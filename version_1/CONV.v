==> flow/design.v <==
module  CONV(
	input		clk,
	input		reset,
	output reg busy,	
	input		ready,	
	output [11:0] iaddr,
	input [19:0]idata,	
	output reg cwr,
	output reg [11:0] caddr_wr,
	output reg [19:0] cdata_wr,
	output reg crd,
	output reg [11:0] caddr_rd,
	input [19:0] cdata_rd,
	output reg [2:0] csel
	);
	localparam IDLE  = 4'd0;
	localparam RECV  = 4'd1;
	localparam OUT   = 4'd2;
	localparam L0    = 4'd3;
	localparam L1    = 4'd4;
	localparam KER1  = 4'd5;
	localparam RMEM  = 4'd6;
	localparam MAXP  = 4'd7;
	localparam MEM1  = 4'd8;
	localparam L2    = 4'd9;
	localparam DONE = 4'd10;
	reg [3:0] ps, ns;
	reg [1:0] index_kx, index_ky;
	reg signed [19:0] kernel_reg[0:2][0:2];
	reg signed [39:0] data_l0_reg;
	reg [5:0] anchor_x, anchor_y;
	reg flag_ker;
	reg [11:0] index;
	wire signed [19:0] kernel;
	wire signed [39:0] data_l0;
	wire signed [19:0] A, B;
	wire signed [19:0] bais;
	always @(posedge clk or posedge reset) begin
		if(reset) 
		begin
			ps <= IDLE;
		end
		else 
		begin
			ps <= ns;
		end
	end
	always @(*) begin
		case(ps)
		IDLE:    ns =                                            RECV;
		RECV:    ns = (index_ky == 2'd2  && index_kx == 2'd2 ) ? OUT : RECV;
		OUT:     ns =                                            L0;
		L0:      ns = (anchor_y == 6'd63 && anchor_x == 6'd63) ? KER1 : RECV;
		KER1:    ns = (flag_ker                              ) ? RMEM : RECV;
		RMEM:    ns =                                            MAXP;
		MAXP:    ns = (index_ky == 2'd2  && index_kx == 2'd0 ) ? L1 : RMEM;
		L1:      ns =                                            L2;
		L2:      ns = (anchor_y == 6'd31 && anchor_x == 6'd31) ? MEM1 : RMEM;
		MEM1:    ns = (flag_ker                              ) ? DONE : RMEM;
		default: ns =                                            IDLE;
		endcase
	end
	always @(posedge clk or posedge reset) begin
		if(reset)
		begin
			flag_ker <= 1'd0;
		end
		else if(ps == KER1 || ps == MEM1)
		begin
			flag_ker <= ~flag_ker;
		end
	end
	always @(posedge clk or posedge reset) begin
		if(reset)
		begin
			kernel_reg[0][0] <= 20'h0A89E;
			kernel_reg[0][1] <= 20'h092D5;
			kernel_reg[0][2] <= 20'h06D43;
			kernel_reg[1][0] <= 20'h01004;
			kernel_reg[1][1] <= 20'hF8F71;
			kernel_reg[1][2] <= 20'hF6E54;
			kernel_reg[2][0] <= 20'hFA6D7;
			kernel_reg[2][1] <= 20'hFC834;
			kernel_reg[2][2] <= 20'hFAC19;
		end
		else if(ps == KER1)
		begin
			kernel_reg[0][0] <= 20'hFDB55;
			kernel_reg[0][1] <= 20'h02992;
			kernel_reg[0][2] <= 20'hFC994;
			kernel_reg[1][0] <= 20'h050FD;
			kernel_reg[1][1] <= 20'h02F20;
			kernel_reg[1][2] <= 20'h0202D;
			kernel_reg[2][0] <= 20'h03BD7;
			kernel_reg[2][1] <= 20'hFD369;
			kernel_reg[2][2] <= 20'h05E68;
		end
	end
	always @(posedge clk or posedge reset) begin
		if(reset)
		begin
			index_kx <= 2'd0;
		end
		else if(ps == RECV)
		begin
			index_kx <= (index_kx == 2'd2) ? 2'd0 : index_kx + 1'd1;
		end
		else if(ps == RMEM)
		begin
			index_kx <= (index_kx == 2'd1) ? 2'd0 : index_kx + 1'd1;
		end
	end
	always @(posedge clk or posedge reset) begin
		if(reset)
		begin
			index_ky <= 2'd0;
		end
		else if(ps == RECV)
		begin
			index_ky <= (index_kx == 2'd2) ? (index_ky == 2'd2) ? 2'd0 : index_ky + 1'd1 : index_ky;
		end
		else if(ps == RMEM)
		begin
			index_ky <= (index_kx == 2'd1) ? index_ky + 1'd1 : index_ky;
		end
		else if(ps == L1)
		begin
			index_ky <= 2'd0;
		end
	end
	assign iaddr = 12'd64*(index_ky - 1'd1) + index_kx - 1'd1 + {anchor_y, anchor_x};
	always @(posedge clk or posedge reset) begin
		if(reset)
		begin
			anchor_x <= 6'd0;
		end
		else if (ps == L0)
		begin
			anchor_x <= (anchor_x == 6'd63) ? 6'd0 : anchor_x + 1'd1;
		end
		else if (ps == L2)
		begin
			anchor_x <= (anchor_x == 6'd31) ? 6'd0 : anchor_x + 1'd1;
		end
	end
	always @(posedge clk or posedge reset) begin
		if(reset)
		begin
			anchor_y <= 6'd0;
		end
		else if (ps == L0)
		begin
			anchor_y <= (anchor_x == 6'd63) ? (anchor_y == 6'd63) ? 6'd0 : anchor_y + 1'd1 : anchor_y;
		end
		else if (ps == L2)
		begin
			anchor_y <= (anchor_x == 6'd31) ? (anchor_y == 6'd31) ? 6'd0 : anchor_y + 1'd1 : anchor_y;
		end
	end
	always @(posedge clk or posedge reset) begin
		if(reset)
		begin
			data_l0_reg <= 40'd0;
		end
		else if(ps == RECV || ps == OUT)
		begin
			data_l0_reg <= data_l0; 
		end
		else if(ps == L0)
		begin
			data_l0_reg <= 40'd0;
		end
	end
	assign A      = (ps == RECV) ? kernel : 20'h10000 ;
	assign B      = (ps == RECV) ? idata  : bais;
	assign bais   = (flag_ker) ? 20'hF7295 : 20'h01310;
	assign kernel = ((anchor_y == 6'd0  && index_ky == 2'd0) || 
	                 (anchor_y == 6'd63 && index_ky == 2'd2) || 
					 (anchor_x == 6'd0  && index_kx == 2'd0) || 
					 (anchor_x == 6'd63 && index_kx == 2'd2)) ? 20'd0 : kernel_reg[index_ky][index_kx];
	assign data_l0 = A * B + data_l0_reg;
	always @(posedge clk or posedge reset) begin
		if(reset)
		begin
			index <= 12'd0;
		end
		else if(ps == L2)
		begin
			index <= index + 1'd1;
		end
		else if(ps == MEM1)
		begin
			index <= 12'd0;
		end
	end
	always @(posedge clk or posedge reset) begin
		if(reset)
		begin
			busy <= 1'd0;
		end
		else if(ready)
		begin
			busy <= 1'd1;
		end
		else if(ps == DONE)
		begin
			busy <= 1'd0;
		end
	end
	always @(posedge clk or posedge reset) begin
		if(reset)
		begin
			caddr_wr <= 12'd0;
		end
		else if(ps == L0)
		begin
			caddr_wr <= {anchor_y, anchor_x};
		end
		else if(ps == L1)
		begin
			caddr_wr <= {2'd0, anchor_y[4:0], anchor_x[4:0]};
		end
		else if(ps == L2)
		begin
			caddr_wr <= 2*index + {11'd0, flag_ker};
		end
	end
	always @(posedge clk or posedge reset) begin
		if(reset)
		begin
			cdata_wr <= 20'd0;
		end
		else if(ps == L0)
		begin
			cdata_wr <= (data_l0_reg > 0) ? 
						(data_l0_reg[15]) ? data_l0_reg[35:16] + 20'd1 : data_l0_reg[35:16] :
						20'd0;
		end
		else if(ps == RMEM)
		begin
			cdata_wr <= (~|(index_kx) && ~|(index_ky)) ? 20'd0 : cdata_wr;
		end
		else if(ps == MAXP)
		begin
			cdata_wr <= (cdata_rd > cdata_wr) ? cdata_rd : cdata_wr;
		end
	end
	always @(posedge clk or posedge reset) begin
		if(reset)
		begin
			caddr_rd <= 12'd0;
		end
		else if(ps == RMEM)
		begin
			caddr_rd <= 64*index_ky + index_kx + 2*{anchor_y, anchor_x};
		end
	end
	always @(posedge clk or posedge reset) begin
		if(reset)
		begin
			crd <= 1'd0;
		end
		else if(ps == RMEM)
		begin
			crd <= 1'd1;
		end
		else 
		begin
			crd <= 1'd0;
		end
	end
	always @(posedge clk or posedge reset) begin
		if(reset)
		begin
			cwr <= 1'd0;
		end
		else if(ps == L0 || ps == L1 || ps == L2)
		begin
			cwr <= 1'd1;
		end
		else 
		begin
			cwr <= 1'd0;
		end
	end
	always @(posedge clk or posedge reset) begin
		if(reset)
		begin
			csel <= 3'b000;
		end
		else if(ps == L0 || ps == RMEM)
		begin
			csel <= (flag_ker) ? 3'b010 : 3'b001;
		end
		else if(ps == L1)
		begin
			csel <= (flag_ker) ? 3'b100 : 3'b011;
		end
		else if(ps == L2)
		begin
			csel <= 3'b101;
		end
	end
endmodule
# Tool chain data of CONV
# Tool output for the design above, in the order of the flow.
# Line numbers count from 1 in the design file above.
# Operators: Yosys type, input widths -> output width; for muxes data width and select width s.
# Not given: n/a
[design]
top = "CONV"
clock = "clk"
lib = "sky130hd"
lib_corner = "tt_025C_1v80"

# Word-level counts
# Yosys after proc, flatten, opt, wreduce and memory -nomap, before mapping. Print and check cells are not counted. Equal cells are merged and count once.
[word_totals]
output_inout_bits = 62
register_bits = 206
input_bits = 43
word_cells = 169
[classes]
reduce_and_logical = 41
multipliers = 2
n_cmp = 2
eq_ne = 29
n_addsub = 15
n_mux = 55
n_logic = 1
[op_table]
columns = ["op", "n"]
rows = [
  ["$mul 20x20->40", 1],
  ["$mux 20", 11],
  ["$pmux 20 s9", 1],
  ["$mux 40", 2],
  ["$mux 6", 10],
  ["$mux 12", 5],
  ["$gt 40x1->1 const B", 1],
  ["$add 40x40->40", 1],
  ["$pmux 4 s10", 1],
  ["$eq 4x3->1 const B", 8],
  ["$mux 2", 13],
  ["$add 20x1->20 const B", 1],
  ["$gt 20x20->1", 1],
  ["$mux 3", 6],
  ["$eq 4x2->1 const B", 4],
  ["$eq 4x4->1 const B", 4],
  ["$reduce_bool 3->1", 5],
  ["$add 12x1->12", 1],
  ["$add 12x1->12 const B", 1],
  ["$sub 12x1->12 const B", 1],
  ["$add 12x12->12", 1],
  ["$add 12x2->12", 1],
  ["$reduce_bool 2->1", 6],
  ["$add 6x1->6 const B", 2],
  ["$eq 6x5->1 const B", 2],
  ["$eq 6x6->1 const B", 2],
  ["$logic_not 6->1", 2],
  ["$add 9x12->12", 1],
]
# Not listed: further kinds 20, cells in them 50.

# Longest topological paths
# Longest topological path by Yosys (ltp), each cell counted once; first at word level (registers and memories cut), then after technology mapping (sequential cells cut; the memories' decode and read muxes count).
[depth]
depth_word = 10
ABC_AREA = 0
mapped_depth = 36

# Mapped cells and area
# The flow's flattened synthesis, as Yosys stat reports it; memories are mapped. The netlist is that of the ABC_AREA named above (0 if unset); the other value can give another one.
[mapped]
flip_flops = 130
buf_cells = 113
mapped_area_mm2 = 0.0245073
cells = 2799
[types]
columns = ["cell_type", "n"]
rows = [
  ["sky130_fd_sc_hd__fa_1", 450],
  ["sky130_fd_sc_hd__dfrtp_1", 128],
  ["sky130_fd_sc_hd__inv_1", 711],
  ["sky130_fd_sc_hd__ha_1", 186],
  ["sky130_fd_sc_hd__nand2_1", 293],
  ["sky130_fd_sc_hd__xnor2_1", 72],
  ["sky130_fd_sc_hd__nor2_1", 160],
  ["sky130_fd_sc_hd__a21oi_1", 99],
  ["sky130_fd_sc_hd__and2_1", 69],
  ["sky130_fd_sc_hd__o21ai_0", 83],
  ["sky130_fd_sc_hd__clkbuf_1", 105],
  ["sky130_fd_sc_hd__nand3_1", 64],
  ["sky130_fd_sc_hd__mux2i_1", 24],
  ["sky130_fd_sc_hd__nor2b_1", 36],
  ["sky130_fd_sc_hd__xor2_1", 22],
  ["sky130_fd_sc_hd__a21o_1", 25],
  ["sky130_fd_sc_hd__mux2_2", 15],
  ["sky130_fd_sc_hd__nand2b_1", 22],
]
# Not listed: further types 59, cells in them 235.

# Worst setup path after synthesis
# Source: OpenSTA report_checks on the synthesized netlist (no wires, ideal clock, input and output delay 20% of the period each), path of least setup slack; recovery checks are left aside. Register names are those of the netlist, which keeps one name where synthesis merged equal registers.
[synth_timing]
path_kind = "register -> register"
startpoint = "reg index_kx[1]"
endpoint = "reg data_l0_reg[38]"
required_time_ns = 11.665
setup_slack_ns = 2.114
path_buffers = 3
t_first_pin_ns = 0.000
delay_ns = 9.686
path_stages = 33
arrival_time_ns = 9.551
tclk_ns = 11.8
period_less_setup_slack_ns = 9.686
# "delay_ns" is the arrival time less input delay plus setup time.
# "path_stages": output pins that drive a net of the path, with the launching flip-flop's if there is one; two outputs of one cell count as two.
# "period_less_setup_slack_ns" = period - worst setup slack (recovery checks aside). The figure is calculated, with input and output delays left at 20% of the set period.
# The rows between start and end are the longest chain of elaborated cells between them; the timing report does not say that the signal goes this way. Where chains are equally long, one stands for them.
# A line is the first line of the expression or statement that the cell stems from. Yosys adds cells for indexed reads and writes and turns some case tables into memories.
# At most two assigning lines are given for a register; there are more.
[synth_via]
path_cell_list = "sky130_fd_sc_hd__dfrtp_1 > sky130_fd_sc_hd__fa_1 > sky130_fd_sc_hd__ha_1 > sky130_fd_sc_hd__fa_1 > sky130_fd_sc_hd__clkbuf_1 > sky130_fd_sc_hd__o31ai_1 > sky130_fd_sc_hd__a222oi_1 > sky130_fd_sc_hd__nor2b_1 > sky130_fd_sc_hd__clkbuf_1 > sky130_fd_sc_hd__nand3_1 > sky130_fd_sc_hd__fa_1 > sky130_fd_sc_hd__inv_1 > sky130_fd_sc_hd__fa_1 > sky130_fd_sc_hd__inv_1 > sky130_fd_sc_hd__fa_1 > sky130_fd_sc_hd__inv_1 > sky130_fd_sc_hd__fa_1 > sky130_fd_sc_hd__fa_1 > sky130_fd_sc_hd__fa_1 > sky130_fd_sc_hd__inv_1 > sky130_fd_sc_hd__fa_1 > sky130_fd_sc_hd__inv_1 > sky130_fd_sc_hd__ha_1 > sky130_fd_sc_hd__clkbuf_2 > sky130_fd_sc_hd__o21a_1 > sky130_fd_sc_hd__nor2_1 > sky130_fd_sc_hd__o21ai_0 > sky130_fd_sc_hd__and2_1 > sky130_fd_sc_hd__a31o_2 > sky130_fd_sc_hd__o41ai_4 > sky130_fd_sc_hd__o41ai_1 > sky130_fd_sc_hd__xnor2_1 > sky130_fd_sc_hd__o21ai_0"
elab_chain_cells = 9
[synth_lines]
columns = ["element", "line_no", "text"]
rows = [
  ["from (decl)", 28, "reg [1:0] index_kx, index_ky;"],
  ["from (assign)", 106, "index_kx <= (index_kx == 2'd2) ? 2'd0 : index_kx + 1'd1;"],
  ["from (assign)", 110, "index_kx <= (index_kx == 2'd1) ? 2'd0 : index_kx + 1'd1;"],
  ["$logic_not 2->1", 179, "(anchor_x == 6'd0 && index_kx == 2'd0) ||"],
  ["$logic_and 1x1->1", 179, ""],
  ["$logic_or 1x1->1 (2 in a row)", 177, "assign kernel = ((anchor_y == 6'd0 && index_ky == 2'd0) ||"],
  ["$mux 20", 177, ""],
  ["$mux 20", 174, "assign A = (ps == RECV) ? kernel : 20'h10000 ;"],
  ["$mul 20x20->40", 181, "assign data_l0 = A * B + data_l0_reg;"],
  ["$add 40x40->40", 181, ""],
  ["$mux 40", 165, "else if(ps == RECV || ps == OUT)"],
  ["to (assign)", 163, "data_l0_reg <= 40'd0;"],
  ["to (assign)", 167, "data_l0_reg <= data_l0;"],
  ["to (decl)", 30, "reg signed [39:0] data_l0_reg;"],
]

# Path in the finished layout
# From the final timing report of job 1: the path of least setup slack in the routed layout; clock arrival at registers is part of the times.
[layout_timing]
path_kind = "register -> register"
startpoint = "reg index_kx[1]"
endpoint = "reg data_l0_reg[33]"
arrival_time_ns = 9.76
setup_slack_ns = 0.45
required_time_ns = 10.21
path_stages = 33
t_first_pin_ns = 0.43
path_buffers = 2
tclk_ns = 9.84
# The rows between start and end are the longest chain of elaborated cells between them; the timing report does not say that the signal goes this way. Where chains are equally long, one stands for them.
# At most two assigning lines are given for a register; there are more.
[layout_via]
path_cell_list = "sky130_fd_sc_hd__dfrtp_1 > sky130_fd_sc_hd__fa_1 > sky130_fd_sc_hd__ha_1 > sky130_fd_sc_hd__fa_2 > sky130_fd_sc_hd__nor2b_1 > sky130_fd_sc_hd__o21ai_0 > sky130_fd_sc_hd__a21oi_1 > sky130_fd_sc_hd__o21a_1 > sky130_fd_sc_hd__buf_4 > sky130_fd_sc_hd__nand2_1 > sky130_fd_sc_hd__fa_1 > sky130_fd_sc_hd__inv_1 > sky130_fd_sc_hd__fa_1 > sky130_fd_sc_hd__inv_1 > sky130_fd_sc_hd__fa_1 > sky130_fd_sc_hd__inv_1 > sky130_fd_sc_hd__fa_1 > sky130_fd_sc_hd__fa_1 > sky130_fd_sc_hd__fa_1 > sky130_fd_sc_hd__inv_1 > sky130_fd_sc_hd__fa_1 > sky130_fd_sc_hd__inv_1 > sky130_fd_sc_hd__ha_1 > sky130_fd_sc_hd__o21a_1 > sky130_fd_sc_hd__o211a_1 > sky130_fd_sc_hd__o311ai_0 > sky130_fd_sc_hd__a21oi_1 > sky130_fd_sc_hd__o21ai_2 > sky130_fd_sc_hd__o21ai_0 > sky130_fd_sc_hd__buf_4 > sky130_fd_sc_hd__a21oi_1 > sky130_fd_sc_hd__or4_1 > sky130_fd_sc_hd__nand3_1"
elab_chain_cells = 9
[layout_lines]
columns = ["element", "line_no", "text"]
rows = [
  ["from (decl)", 28, "reg [1:0] index_kx, index_ky;"],
  ["from (assign)", 106, "index_kx <= (index_kx == 2'd2) ? 2'd0 : index_kx + 1'd1;"],
  ["from (assign)", 110, "index_kx <= (index_kx == 2'd1) ? 2'd0 : index_kx + 1'd1;"],
  ["$logic_not 2->1", 179, "(anchor_x == 6'd0 && index_kx == 2'd0) ||"],
  ["$logic_and 1x1->1", 179, ""],
  ["$logic_or 1x1->1 (2 in a row)", 177, "assign kernel = ((anchor_y == 6'd0 && index_ky == 2'd0) ||"],
  ["$mux 20", 177, ""],
  ["$mux 20", 174, "assign A = (ps == RECV) ? kernel : 20'h10000 ;"],
  ["$mul 20x20->40", 181, "assign data_l0 = A * B + data_l0_reg;"],
  ["$add 40x40->40", 181, ""],
  ["$mux 40", 165, "else if(ps == RECV || ps == OUT)"],
  ["to (assign)", 163, "data_l0_reg <= 40'd0;"],
  ["to (assign)", 167, "data_l0_reg <= data_l0;"],
  ["to (decl)", 30, "reg signed [39:0] data_l0_reg;"],
]

Subject: flow runs of CONV

Hi,

Flow measurements of CONV on sky130hd: 2 stored runs with different settings, listed in no order. Input and output delays are each 20% of the period that was set; the output load is 0.01 pF.
"achieved_period_ns" = clock period - worst setup slack. The figure is calculated, with input and output delays left at 20% of the set period.
By "worst_path_ns" is meant the share of the clock period that the worst setup path is allowed (20% is reserved at inputs, 20% at outputs), minus its slack. Clock arrival times at its registers enter into it.
"totalPower_mw": no workload was simulated; the value follows from the tool's default switching activity.

# job 1
==> flow/run.sh <==
#!/bin/bash
# the make line also repeats the synthesis and layout settings of config.mk as NAME=value (left out here)
make -C /OpenROAD-flow-scripts/flow DESIGN_CONFIG=/design/flow/config.mk WORK_HOME=/design/flow/orfs CLKGATE_MAP_FILE= finish
==> flow/config.mk <==
export PLATFORM = sky130hd
export DESIGN_NAME = CONV
export DESIGN_NICKNAME = CONV
export VERILOG_FILES = /design/flow/design.v
export SDC_FILE = /design/flow/constraint.sdc
export NUM_CORES = 4
export LEC_CHECK = 0
export CAP_MARGIN = 20
export CORE_MARGIN = 2
export CORE_UTILIZATION = 34
export SLEW_MARGIN = 20
==> flow/constraint.sdc <==
create_clock -name core_clock -period 9.84 [get_ports {clk}]
set_input_delay 1.9680 -clock core_clock [delete_from_list [all_inputs] [get_ports {clk}]]
set_output_delay 1.9680 -clock core_clock [all_outputs]
set_load 0.01 [all_outputs]

==> job 1: results <==
post_synth_area_mm2=0.0245073
die_mm2=0.0742426
finish.stdcell_area_mm2=0.0277078
fin_util_pct=38.8
timing.setup.ws_ns=0.451
fin_tns_ns=0.000
timing.hold.ws_ns=0.415
totalPower_mw=1.250
achieved_period_ns=9.389
worst_path_ns=9.39
critical_path_type="register -> register"

# job 2
==> flow/run.sh <==
#!/bin/bash
# the make line also repeats the synthesis and layout settings of config.mk as NAME=value (left out here)
make -C /OpenROAD-flow-scripts/flow DESIGN_CONFIG=/design/flow/config.mk WORK_HOME=/design/flow/orfs CLKGATE_MAP_FILE= finish
==> flow/config.mk <==
export PLATFORM = sky130hd
export DESIGN_NAME = CONV
export DESIGN_NICKNAME = CONV
export VERILOG_FILES = /design/flow/design.v
export SDC_FILE = /design/flow/constraint.sdc
export NUM_CORES = 4
export LEC_CHECK = 0
export ABC_AREA = 0
export CAP_MARGIN = 20
export CELL_PAD_IN_SITES_DETAIL_PLACEMENT = 2
export CORE_ASPECT_RATIO = 1.04
export CORE_MARGIN = 7
export CORE_UTILIZATION = 57
export CTS_CLUSTER_DIAMETER = 301
export CTS_CLUSTER_SIZE = 36
export MAX_ROUTING_LAYER = met5
export MIN_ROUTING_LAYER = met1
export PLACE_DENSITY_LB_ADDON = 0.12
export SETUP_SLACK_MARGIN = 0.94
export SLEW_MARGIN = 20
export TNS_END_PERCENT = 65
==> flow/constraint.sdc <==
create_clock -name core_clock -period 12.9 [get_ports {clk}]
set_input_delay 2.5800 -clock core_clock [delete_from_list [all_inputs] [get_ports {clk}]]
set_output_delay 2.5800 -clock core_clock [all_outputs]
set_load 0.01 [all_outputs]

==> job 2: results <==
outcome="unfinished; tool error in placement"

Regards
